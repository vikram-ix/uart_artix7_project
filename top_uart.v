==> flow/design.v <==
module top_uart (
    input  wire clk,
    input  wire rst,
    input  wire rx,
    input  wire btn,
    output wire tx,
    output wire [7:0] led
);
    wire [7:0] rx_data;
    wire rx_done;
    uart_rx uart_rx_inst (
        .clk(clk),
        .rst(rst),
        .rx(rx),
        .rx_data(rx_data),
        .rx_done(rx_done)
    );
    uart_tx uart_tx_inst (
        .clk(clk),
        .rst(rst),
        .tx_start(rx_done),
        .tx_data(rx_data),
        .tx(tx),
        .tx_busy()
    );
    assign led = rx_data;
endmodule
module uart_rx #(
    parameter CLK_FREQ  = 100_000_000,
    parameter BAUD_RATE = 9600
)(
    input  wire clk,
    input  wire rst,
    input  wire rx,
    output reg  [7:0] rx_data,
    output reg  rx_done
);
    localparam integer BAUD_CNT = CLK_FREQ / BAUD_RATE;
    reg [13:0] baud_cnt;
    reg [3:0]  bit_cnt;
    reg [7:0]  shift_reg;
    reg        rx_busy;
    always @(posedge clk) begin
        if (rst) begin
            rx_busy <= 0;
            rx_done <= 0;
            baud_cnt <= 0;
            bit_cnt <= 0;
        end
        else begin
            rx_done <= 0;
            if (!rx_busy && rx == 0) begin
                rx_busy  <= 1;
                baud_cnt <= BAUD_CNT/2;  
                bit_cnt  <= 0;
            end
            else if (rx_busy) begin
                if (baud_cnt == BAUD_CNT-1) begin
                    baud_cnt <= 0;
                    if (bit_cnt < 8) begin
                        shift_reg[bit_cnt] <= rx;
                        bit_cnt <= bit_cnt + 1;
                    end
                    else begin
                        rx_busy <= 0;
                        rx_data <= shift_reg;
                        rx_done <= 1;
                    end
                end
                else
                    baud_cnt <= baud_cnt + 1;
            end
        end
    end
endmodule
module uart_tx #(
    parameter CLK_FREQ  = 100_000_000,
    parameter BAUD_RATE = 9600
)(
    input  wire clk,
    input  wire rst,
    input  wire tx_start,
    input  wire [7:0] tx_data,
    output reg  tx,
    output reg  tx_busy
);
    localparam integer BAUD_CNT = CLK_FREQ / BAUD_RATE;
    reg [13:0] baud_cnt;
    reg [3:0]  bit_cnt;
    reg [9:0]  shift_reg;
    always @(posedge clk) begin
        if (rst) begin
            tx <= 1'b1;
            tx_busy <= 1'b0;
            baud_cnt <= 0;
            bit_cnt <= 0;
        end
        else begin
            if (tx_start && !tx_busy) begin
                shift_reg <= {1'b1, tx_data, 1'b0};  
                tx_busy   <= 1'b1;
                baud_cnt  <= 0;
                bit_cnt   <= 0;
            end
            else if (tx_busy) begin
                if (baud_cnt == BAUD_CNT-1) begin
                    baud_cnt <= 0;
                    tx <= shift_reg[bit_cnt];
                    bit_cnt <= bit_cnt + 1;
                    if (bit_cnt == 9) begin
                        tx_busy <= 1'b0;
                        tx <= 1'b1;
                    end
                end
                else
                    baud_cnt <= baud_cnt + 1;
            end
        end
    end
endmodule
## Step by step through the tools: top_uart

The steps from the RTL of top_uart to its reports follow in flow order.
Lines are those of the file above, counted from 1.
Cell names lack the library's common part.
A cell with - has no value.

| inputs | value |
|---|---|
| top module | top_uart |
| clock port | clk |
| library | sky130hd |
| corner | tt_025C_1v80 |

## Word level

Counts by Yosys on the flattened word-level netlist (proc, flatten, opt, wreduce; memories kept). Register bits leave out memories and registers merged into their read ports (data or address). Print and check cells are left out. Cells with the same type and inputs are merged into one.

| operators by class | value |
|---|---|
| equality and inequality tests | 3 |
| mux-type cells | 14 |
| shifts and indexed selects | 3 |
| bitwise logic cells | 10 |
| $add $sub $neg | 5 |
| $lt $le $gt $ge | 1 |
| reductions and logical operators | 14 |

Operator list:

| operator | count |
|---|---|
| 14-bit by 1-bit adder with 14-bit output (second input constant) | 2 |
| 14-bit equality test (second input constant) | 2 |
| 14-bit two-way mux | 2 |
| 13-bit two-way mux | 2 |
| 10-bit by 4-bit indexed select with 1-bit output | 1 |
| 5-bit AND reduction | 2 |
| 1-bit two-way mux | 10 |
| 1-bit by 5-bit variable shift with 8-bit output | 1 |
| 1-bit by 5-bit variable shift with 8-bit output (first input constant) | 1 |
| 4-bit by 1-bit adder with 4-bit output (second input constant) | 2 |
| 8-bit AND | 1 |
| 8-bit OR | 1 |
| 8-bit inverter | 1 |
| 1-bit inverter | 7 |
| 3-bit AND reduction | 2 |
| 4-bit negator with 5-bit output | 1 |
| 2-bit AND reduction | 2 |
| 2-bit OR reduction | 2 |
| 4-bit < comparator (second input constant) | 1 |
| 4-bit equality test (second input constant) | 1 |
| 4-bit OR reduction | 1 |
| 1-bit logical AND | 2 |
| 1-bit zero test | 2 |
| 2-bit nonzero test | 1 |

| bit counts | value |
|---|---|
| input bits | 4 |
| output and inout bits | 9 |
| register bits | 64 |

## Logic depth

Depth = most cells in a row (Yosys ltp): at word level without a register or memory, in the mapped netlist without a sequential cell, where the memories' decode and read muxes count.

| depth | value |
|---|---|
| word-level depth | 5 |
| ABC_AREA | 0 |
| gate-level depth with buffers | 7 |
| gate-level depth less buffers | 6 |

## Mapped cells and area

The flow's flattened synthesis, as Yosys stat reports it; memories are mapped. The netlist is that of the ABC_AREA named above (0 if unset); the other value can give another one.
Totals and module areas in this step are rounded.

Cell types:

| type | count | total area (µm²) |
|---|---|---|
| dfxtp_1 | 40 | 800.768 |
| edfxtp_1 | 24 | 720.691 |
| nor2_1 | 40 | 150.144 |
| xnor2_1 | 13 | 113.859 |
| ha_1 | 9 | 112.608 |
| xor2_1 | 10 | 87.584 |
| nand3_1 | 16 | 80.077 |
| nand2_1 | 20 | 75.072 |
| nand4_1 | 11 | 68.816 |
| and4_1 | 7 | 61.309 |
| o2bb2ai_1 | 6 | 52.55 |
| nor3_1 | 9 | 45.043 |
| and3_1 | 7 | 43.792 |
| a21oi_1 | 8 | 40.038 |
| mux2i_1 | 4 | 40.038 |
| nand2b_1 | 6 | 37.536 |
| clkbuf_1 | 9 | 33.782 |
| inv_1 | 8 | 30.029 |

Not listed: further types 31, cells in them 54.

| mapped netlist | value |
|---|---|
| mapped flip-flops | 64 |
| cell count | 301 |
| mapped area | 3000 µm² |

The figures by module come from a second, unflattened synthesis with its own total; it is not the netlist above.

| second synthesis, totals | value |
|---|---|
| cells (unflattened synthesis) | 295 |
| area total of the unflattened synthesis | 3100 µm² |

Each row is one instance without its submodules.

Modules:

| module | instances | area (µm²) | cells |
|---|---|---|---|
| uart_rx | 1 | 1800 | 171 |
| uart_tx | 1 | 1300 | 124 |
| top_uart | 1 | 0.0 | 0 |

## Worst setup path after synthesis

Path of least setup slack by OpenSTA after synthesis, without wires, with an ideal clock, recovery checks aside; 20% of the period is set as input and as output delay. Where synthesis merged equal registers, the netlist keeps one of their names.

| timing after synthesis | value |
|---|---|
| path type | register -> register |
| from | register uart_rx_inst.bit_cnt[0] |
| to | register uart_rx_inst.shift_reg[4] |
| stages | 7 |
| clock period | 3240 ps |
| path delay | 2151 ps |
| path buffers | 1 |
| data required time | 2980 ps |
| arrival time | 1891 ps |
| setup slack | 1089 ps |
| library setup time | 260 ps |
| synthesis period reached | 2151 ps |

"path delay" = arrival - input delay + setup time.
"stages": output pins that drive a net of the path, with the launching flip-flop's if there is one; two outputs of one cell count as two.
"synthesis period reached" = period - worst setup slack (recovery checks aside). The figure is calculated, with input and output delays left at 20% of the set period.
The rows between start and end are the longest chain of elaborated cells between them; the timing report does not say that the signal goes this way. Where chains are equally long, one stands for them.
Each line given opens the expression or statement behind the cell; cells for indexed reads and writes are added by Yosys, which also makes memories of some case tables.
A register here has more assigning lines than the two given.
Ways into the end's enable are left out, as the timed path ends at the data pin.

| on the way, after synthesis | value |
|---|---|
| path through | dfxtp_1 clkbuf_1 inv_1 ha_1 o41ai_1 nand2_1 mux2_2 |
| length of the longest elaborated chain | 5 |
| elaborated cells between the ends (all ways) | 6 |
| source lines of those cells | 1 |
| those cells by class | 1 x add/sub; 2 x shift; 3 x logic |

RTL lines, path after synthesis:

| what | line | text |
|---|---|---|
| from (decl) | 40 | `reg [3:0]  bit_cnt;` |
| from (assign) | 48 | `bit_cnt <= 0;` |
| from (assign) | 62 | `bit_cnt <= bit_cnt + 1;` |
| 4-bit negator with 5-bit output | 61 | `shift_reg[bit_cnt] <= rx;` |
| 1-bit by 5-bit variable shift with 8-bit output | 61 |  |
| 8-bit inverter | 61 |  |
| 8-bit AND | 61 |  |
| 8-bit OR | 61 |  |
| to (assign) | 61 |  |
| to (decl) | 41 | `reg [7:0]  shift_reg;` |

## Timing after layout

From the final timing report of stored run 2: the path of least setup slack in the routed layout; clock arrival at registers is part of the times.
The report prints the path's times to 10 ps; the period is as set.

| timing post-layout | value |
|---|---|
| path type | register -> register |
| from | register uart_rx_inst.bit_cnt[1] |
| to | register uart_rx_inst.shift_reg[7] |
| stages | 7 |
| arrival time | 2150 ps |
| data required time | 2430 ps |
| clock period | 2370 ps |
| path buffers | 0 |
| setup slack | 280 ps |
| library setup time | 270 ps |

The rows between start and end are the longest chain of elaborated cells between them; the timing report does not say that the signal goes this way. Where chains are equally long, one stands for them.
A register here has more assigning lines than the two given.
Ways into the end's enable are left out, as the timed path ends at the data pin.

| on the way, post-layout | value |
|---|---|
| path through | dfxtp_1 inv_1 ha_1 or3b_2 o41ai_1 nand2_1 o2bb2ai_1 |
| length of the longest elaborated chain | 5 |
| elaborated cells between the ends (all ways) | 6 |
| source lines of those cells | 1 |
| those cells by class | 1 x add/sub; 2 x shift; 3 x logic |

RTL lines, path post-layout:

| what | line | text |
|---|---|---|
| from (decl) | 40 | `reg [3:0]  bit_cnt;` |
| from (assign) | 48 | `bit_cnt <= 0;` |
| from (assign) | 62 | `bit_cnt <= bit_cnt + 1;` |
| 4-bit negator with 5-bit output | 61 | `shift_reg[bit_cnt] <= rx;` |
| 1-bit by 5-bit variable shift with 8-bit output | 61 |  |
| 8-bit inverter | 61 |  |
| 8-bit AND | 61 |  |
| 8-bit OR | 61 |  |
| to (assign) | 61 |  |
| to (decl) | 41 | `reg [7:0]  shift_reg;` |

top_uart through Yosys and OpenROAD on sky130hd: 2 stored runs, unordered, with their settings and measured results. The constraints put input and output delay at 20% of the set period each and load the outputs with 0.01 pF.
By "clock period achieved" is meant the clock period of the run minus its worst setup slack. This is arithmetic on one report: input and output delays are still those of the set period (20% each).
"power consumption" rests on the timing tool's default activity at the inputs, not on a simulated workload.
Results are given in rounded form.
A setting shown as - is not set for that run.
Among the results, - means that no value is shown for the run.

| run | period_ns | CORE_UTILIZATION | SETUP_SLACK_MARGIN | PLACE_DENSITY_LB_ADDON | CORE_ASPECT_RATIO | CELL_PAD_IN_SITES_DETAIL_PLACEMENT | TNS_END_PERCENT | ABC_AREA | CTS_CLUSTER_DIAMETER | CAP_MARGIN | MAX_ROUTING_LAYER | CORE_MARGIN | SLEW_MARGIN | PLACE_DENSITY | CELL_PAD_IN_SITES_GLOBAL_PLACEMENT | MIN_ROUTING_LAYER | Yosys chip area after synthesis (µm²) | utilization in the final report (%) | power consumption (mW) | worst hold slack (ps) | die footprint (µm²) | clock period achieved (ps) | worst slack on setup checks (ps) | summed negative setup slack (ps) |
|---|---|---|---|---|---|---|---|---|---|---|---|---|---|---|---|---|---|---|---|---|---|---|---|---|
| stored run 1 | 1.39 | 57 | 0.2 | 0.05 | 0.94 | 1 | 25 | 1 | 205 | 40 | met5 | 2 | 20 | - | - | - | - | - | - | - | - | - | - | - |
| stored run 2 | 2.37 | 21 | -0.01 | - | - | 1 | - | - | - | 20 | - | 10 | 15 | 0.94 | 2 | met2 | 3000 | 26 | 2.6 | 460 | 20000 | 2088 | 280 | 0 |

Stored run 1: incomplete, placement halted on DPL-0033
